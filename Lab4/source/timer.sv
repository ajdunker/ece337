==> flow/design.v <==
module flex_counter
  #(
    parameter NUM_CNT_BITS = 4
    )
   (
    input wire clk,
    input wire n_rst,
    input wire count_enable,
    input wire clear,
    input wire [(NUM_CNT_BITS-1):0] rollover_val,
    output wire rollover_flag,
    output wire [(NUM_CNT_BITS-1):0] count_out
    );
   reg [(NUM_CNT_BITS-1):0] 	     tmpCount;
   reg [(NUM_CNT_BITS-1):0] 	     tmpNext;
   reg 				     flagNext;
   reg 				     tmpFlag;
   always_ff @ (posedge clk, negedge n_rst)
     begin
	if(n_rst == 0) begin
	   tmpCount <= 0;
	   tmpFlag <= 1'b0;
	end else begin
	   tmpCount <= tmpNext;
	   tmpFlag <= flagNext;
	end
     end
   always_comb begin
      if(clear == 1) begin
	 tmpNext = 0;
	 flagNext = 1'b0;
      end else begin
	 if(count_enable == 1) begin
	    tmpNext = tmpCount + 1;
	    flagNext = 1'b0;
	    if(tmpNext == (rollover_val + 1)) begin
	       tmpNext = 1;
	    end
	    if(tmpNext == rollover_val) begin
	       flagNext = 1'b1;
	    end
	 end else begin
	    flagNext = tmpFlag;
	    tmpNext = tmpCount;
	 end  
      end  
   end
   assign rollover_flag = tmpFlag;
   assign count_out = tmpCount;
endmodule
module timer
  (
   input wire  clk,
   input wire  n_rst,
   input wire  enable_timer,
   output wire shift_strobe,
   output wire packet_done
   );
   reg 	       delay;
   reg 	       flfl; 	       
   reg [3:0]   tCount1;
   reg [3:0]   tCount2;
   flex_counter #(4) counter10
     (
      .clk(clk),
      .n_rst(n_rst),
      .clear(packet_done),
      .count_enable(delay),
      .rollover_val(4'b1010),
      .count_out(tCount1),
      .rollover_flag(shift_strobe)
      );
   flex_counter #(4) counter9
     (
      .clk(clk),
      .n_rst(n_rst),
      .clear(packet_done),
      .count_enable(shift_strobe),
      .rollover_val(4'b1001),
      .count_out(tCount2),
      .rollover_flag(packet_done)
      );
   always_ff @ (posedge clk, negedge n_rst)
     begin
	if (n_rst == 1'b0) begin
	   delay <= 1'b0;
	   flfl <= 1'b0;
	end else begin
	   flfl <= enable_timer;
	   delay <= flfl;
	end
     end
endmodule
## From RTL to reports: timer

What the tools print for timer, step after step.
Line numbers count from 1 in the design file above.
Library cell names are shortened.
The mark - stands for no value.

- Top module: timer
- Clock input: clk
- Cell library: sky130hd
- Timing corner: tt_025C_1v80

## After elaboration

Yosys after proc, flatten, opt, wreduce and memory -nomap, before mapping. Memory bits, and registers merged into a memory's read port (data or address), are not among the register bits. Print and check cells are not counted. Equal cells are merged and count once.

- Add/sub/neg operators: 2
- Eq/ne operators: 4
- Mux-type cells: 16
- Reduce/logical cells: 2

Operators by type and width:

| cell | number |
|---|---|
| two-way mux 4 bit | 10 |
| == test 4 bit with constant B | 4 |
| adder 4 x 1 -> 4 bit with constant B | 2 |
| two-way mux 1 bit | 6 |
| nonzero test 2 bit | 2 |

- Register bits after elaboration: 12
- Input port bits: 3
- Output and inout bits: 2
- Cells after elaboration: 30

## Depth

Yosys ltp: most cells in a row. Word level: on the elaborated netlist, between registers, memories and ports. Mapped: between sequential cells and ports; inverters and the memories' decode and read muxes count.

- Depth after elaboration: 9
- ABC_AREA: 0
- Mapped depth: 6
- Mapped depth without buffers: 6

## Netlist

Yosys stat after the flow's synthesis: flattened, memories mapped to cells. It holds for the ABC_AREA given above (unset counts as 0); a run with the other value may have another netlist.
Totals and module areas in this step are rounded.

- Mapped cells: 73
- Mapped area: 0.0007019 mm^2
- Area of sequential cells: 0.0003003 mm^2
- Flip-flops: 12
- Buffers: 3

Cells by type:

| cell type | number | total area (um^2) |
|---|---|---|
| dfrtp_1 | 12 | 300.288 |
| ha_1 | 5 | 62.56 |
| xnor2_1 | 3 | 26.275 |
| xor2_1 | 3 | 26.275 |
| nor2_1 | 6 | 22.522 |
| a31oi_1 | 3 | 18.768 |
| nand2_1 | 5 | 18.768 |
| nand2b_1 | 3 | 18.768 |
| a21oi_1 | 3 | 15.014 |
| inv_1 | 4 | 15.014 |
| nand3_1 | 3 | 15.014 |
| nor3_1 | 3 | 15.014 |
| nor2b_1 | 2 | 12.512 |
| nor4bb_1 | 1 | 10.01 |
| o32a_1 | 1 | 10.01 |
| or4b_1 | 1 | 10.01 |
| a31o_2 | 1 | 8.758 |
| a32oi_1 | 1 | 8.758 |

Not listed: further types 12, cells in them 13.
By module: a second synthesis without flattening, with its own total; a netlist apart from the flattened one above.

- Cell total of the unflattened synthesis: 106
- Area (unflattened synthesis): 0.0009684 mm^2

Rows give one instance, submodules left out.

By module:

| module | instances | cells | area (mm^2) | sequential area (mm^2) |
|---|---|---|---|---|
| flex_counter (NUM_CNT_BITS=4) | 2 | 51 | 0.0004554 | 0.0001251 |
| timer | 1 | 4 | 0.0000576 | 0.00005 |

## Timing after synthesis

OpenSTA on the mapped netlist: ideal clock, no wires. The path of least setup slack (recovery checks aside). Input and output delay are each 20% of the period. Register names are those of the netlist, which keeps one name where synthesis merged equal registers.

- Path type: reg2reg
- Start: reg counter10.tmpCount[0]
- End: reg counter10.tmpCount[3]
- Clock period: 1530 ps
- Setup time: 78 ps
- Launch time at the first pin: 0 ps
- Arrival time: 1524 ps
- Required time: 1452 ps
- Setup slack: -72 ps
- Path delay: 1602 ps
- Stages: 6
- Path buffers: 0
- Synthesis period reached: 1602 ps

"path delay" = arrival - input delay + setup time.
"stages": output pins that drive a net of the path, with the launching flip-flop's if there is one; two outputs of one cell count as two.
"synthesis period reached" is the clock period less the worst setup slack; recovery checks do not enter. This is arithmetic on one report: input and output delays are still those of the set period (20% each).
The rows between start and end are the longest chain of elaborated cells between them; the timing report does not say that the signal goes this way. Where chains are equally long, one stands for them.
A line is the first line of the expression or statement that the cell stems from. Yosys adds cells for indexed reads and writes and turns some case tables into memories.

- Cell sequence: dfrtp_1 > ha_1 > a32oi_1 > nor2b_1 > or4b_1 > a21oi_1
- Length of the longest elaborated chain: 7
- Elaborated cells between the ends (all ways): 7
- RTL lines with such cells: 4
- Those cells by class: 1 x add/sub; 1 x eq/ne; 5 x mux

Ends and longest elaborated chain, after synthesis:

| element | line | source |
|---|---|---|
| start, declared | 14 | `reg [(NUM_CNT_BITS-1):0] tmpCount;` |
| start, assigned | 21 | `tmpCount <= 0;` |
| start, assigned | 24 | `tmpCount <= tmpNext;` |
| adder 4 x 1 -> 4 bit | 34 | `tmpNext = tmpCount + 1;` |
| == test 4 bit | 36 | `if(tmpNext == (rollover_val + 1)) begin` |
| two-way mux 4 bit | 36 |  |
| two-way mux 4 bit | 33 | `if(count_enable == 1) begin` |
| two-way mux 4 bit | 29 | `if(clear == 1) begin` |
| two-way mux 4 bit | 33 |  |
| two-way mux 4 bit | 29 |  |
| end, assigned | 21 |  |
| end, assigned | 24 |  |
| end, declared | 14 |  |

## Timing after layout

Path of least setup slack in the final report of run A (OpenROAD, finished layout, wires in). Where an end is a register, its clock arrival counts in the times.
The path's times are printed in steps of 10 ps; the period is the one set.

- Path type: reg2reg
- Start: reg counter10.tmpCount[0]
- End: reg counter10.tmpCount[3]
- Clock period: 1320 ps
- Setup time: 70 ps
- Launch time at the first pin: 270 ps
- Arrival time: 1770 ps
- Required time: 1520 ps
- Setup slack: -260 ps
- Stages: 7
- Path buffers: 0

The rows between start and end are the longest chain of elaborated cells between them; the timing report does not say that the signal goes this way. Where chains are equally long, one stands for them.

- Cell sequence: dfrtp_2 > inv_2 > ha_2 > a32oi_1 > nor2b_1 > or4b_1 > a21oi_1
- Length of the longest elaborated chain: 7
- Elaborated cells between the ends (all ways): 7
- RTL lines with such cells: 4
- Those cells by class: 1 x add/sub; 1 x eq/ne; 5 x mux

Ends and longest elaborated chain, post-layout:

| element | line | source |
|---|---|---|
| start, declared | 14 | `reg [(NUM_CNT_BITS-1):0] tmpCount;` |
| start, assigned | 21 | `tmpCount <= 0;` |
| start, assigned | 24 | `tmpCount <= tmpNext;` |
| adder 4 x 1 -> 4 bit | 34 | `tmpNext = tmpCount + 1;` |
| == test 4 bit | 36 | `if(tmpNext == (rollover_val + 1)) begin` |
| two-way mux 4 bit | 36 |  |
| two-way mux 4 bit | 33 | `if(count_enable == 1) begin` |
| two-way mux 4 bit | 29 | `if(clear == 1) begin` |
| two-way mux 4 bit | 33 |  |
| two-way mux 4 bit | 29 |  |
| end, assigned | 21 |  |
| end, assigned | 24 |  |
| end, declared | 14 |  |

Hand-over note for timer

Measured results for timer: 2 stored runs of the Yosys and OpenROAD flow on sky130hd. The settings differ; the order carries no meaning. The constraints put input and output delay at 20% of the set period each and load the outputs with 0.01 pF.
"clock period achieved" is the run's clock period less its worst setup slack. It is reckoned from that one timing run; input and output delays stay at 20% of the period that was set.
"critical path time" means the part of the period allowed to the worst setup path (the constraints hold back 20% at inputs and 20% at outputs) less its slack; where the path has registers, the arrival times of their clocks count too.
"total power of the final layout": no workload was simulated; the value follows from the tool's default switching activity.
"critical path time" is known to 10 ps.
Results are given in rounded form.
Among the settings, - means not set for that run.

| item | run A | run B |
|---|---|---|
| period_ns | 1.32 | 1.3 |
| CAP_MARGIN | 20 | 10 |
| CORE_MARGIN | 2 | 9 |
| CORE_UTILIZATION | 40 | 45 |
| SLEW_MARGIN | 20 | 15 |
| PLACE_DENSITY_LB_ADDON | - | 0.0 |
| GPL_TIMING_DRIVEN | - | 1 |
| MIN_ROUTING_LAYER | - | met1 |
| total power of the final layout (mW) | 2.408 | 2.206 |
| critical path time (ps) | 1580 | 1520 |
| worst setup path kind | reg2reg | reg2reg |
| sum of negative setup slack (ps) | -396 | -442 |
| cell area after synthesis (mm^2) | 0.0007019 | 0.0007019 |
| clock period achieved (ps) | 1575 | 1520 |
| utilization (%) | 64.7 | 72.9 |
| worst setup slack after layout (ps) | -255 | -220 |
| full die area (mm^2) | 0.002106 | 0.003306 |
| standard-cell area of the final layout (mm^2) | 0.001094 | 0.001007 |

End of note.
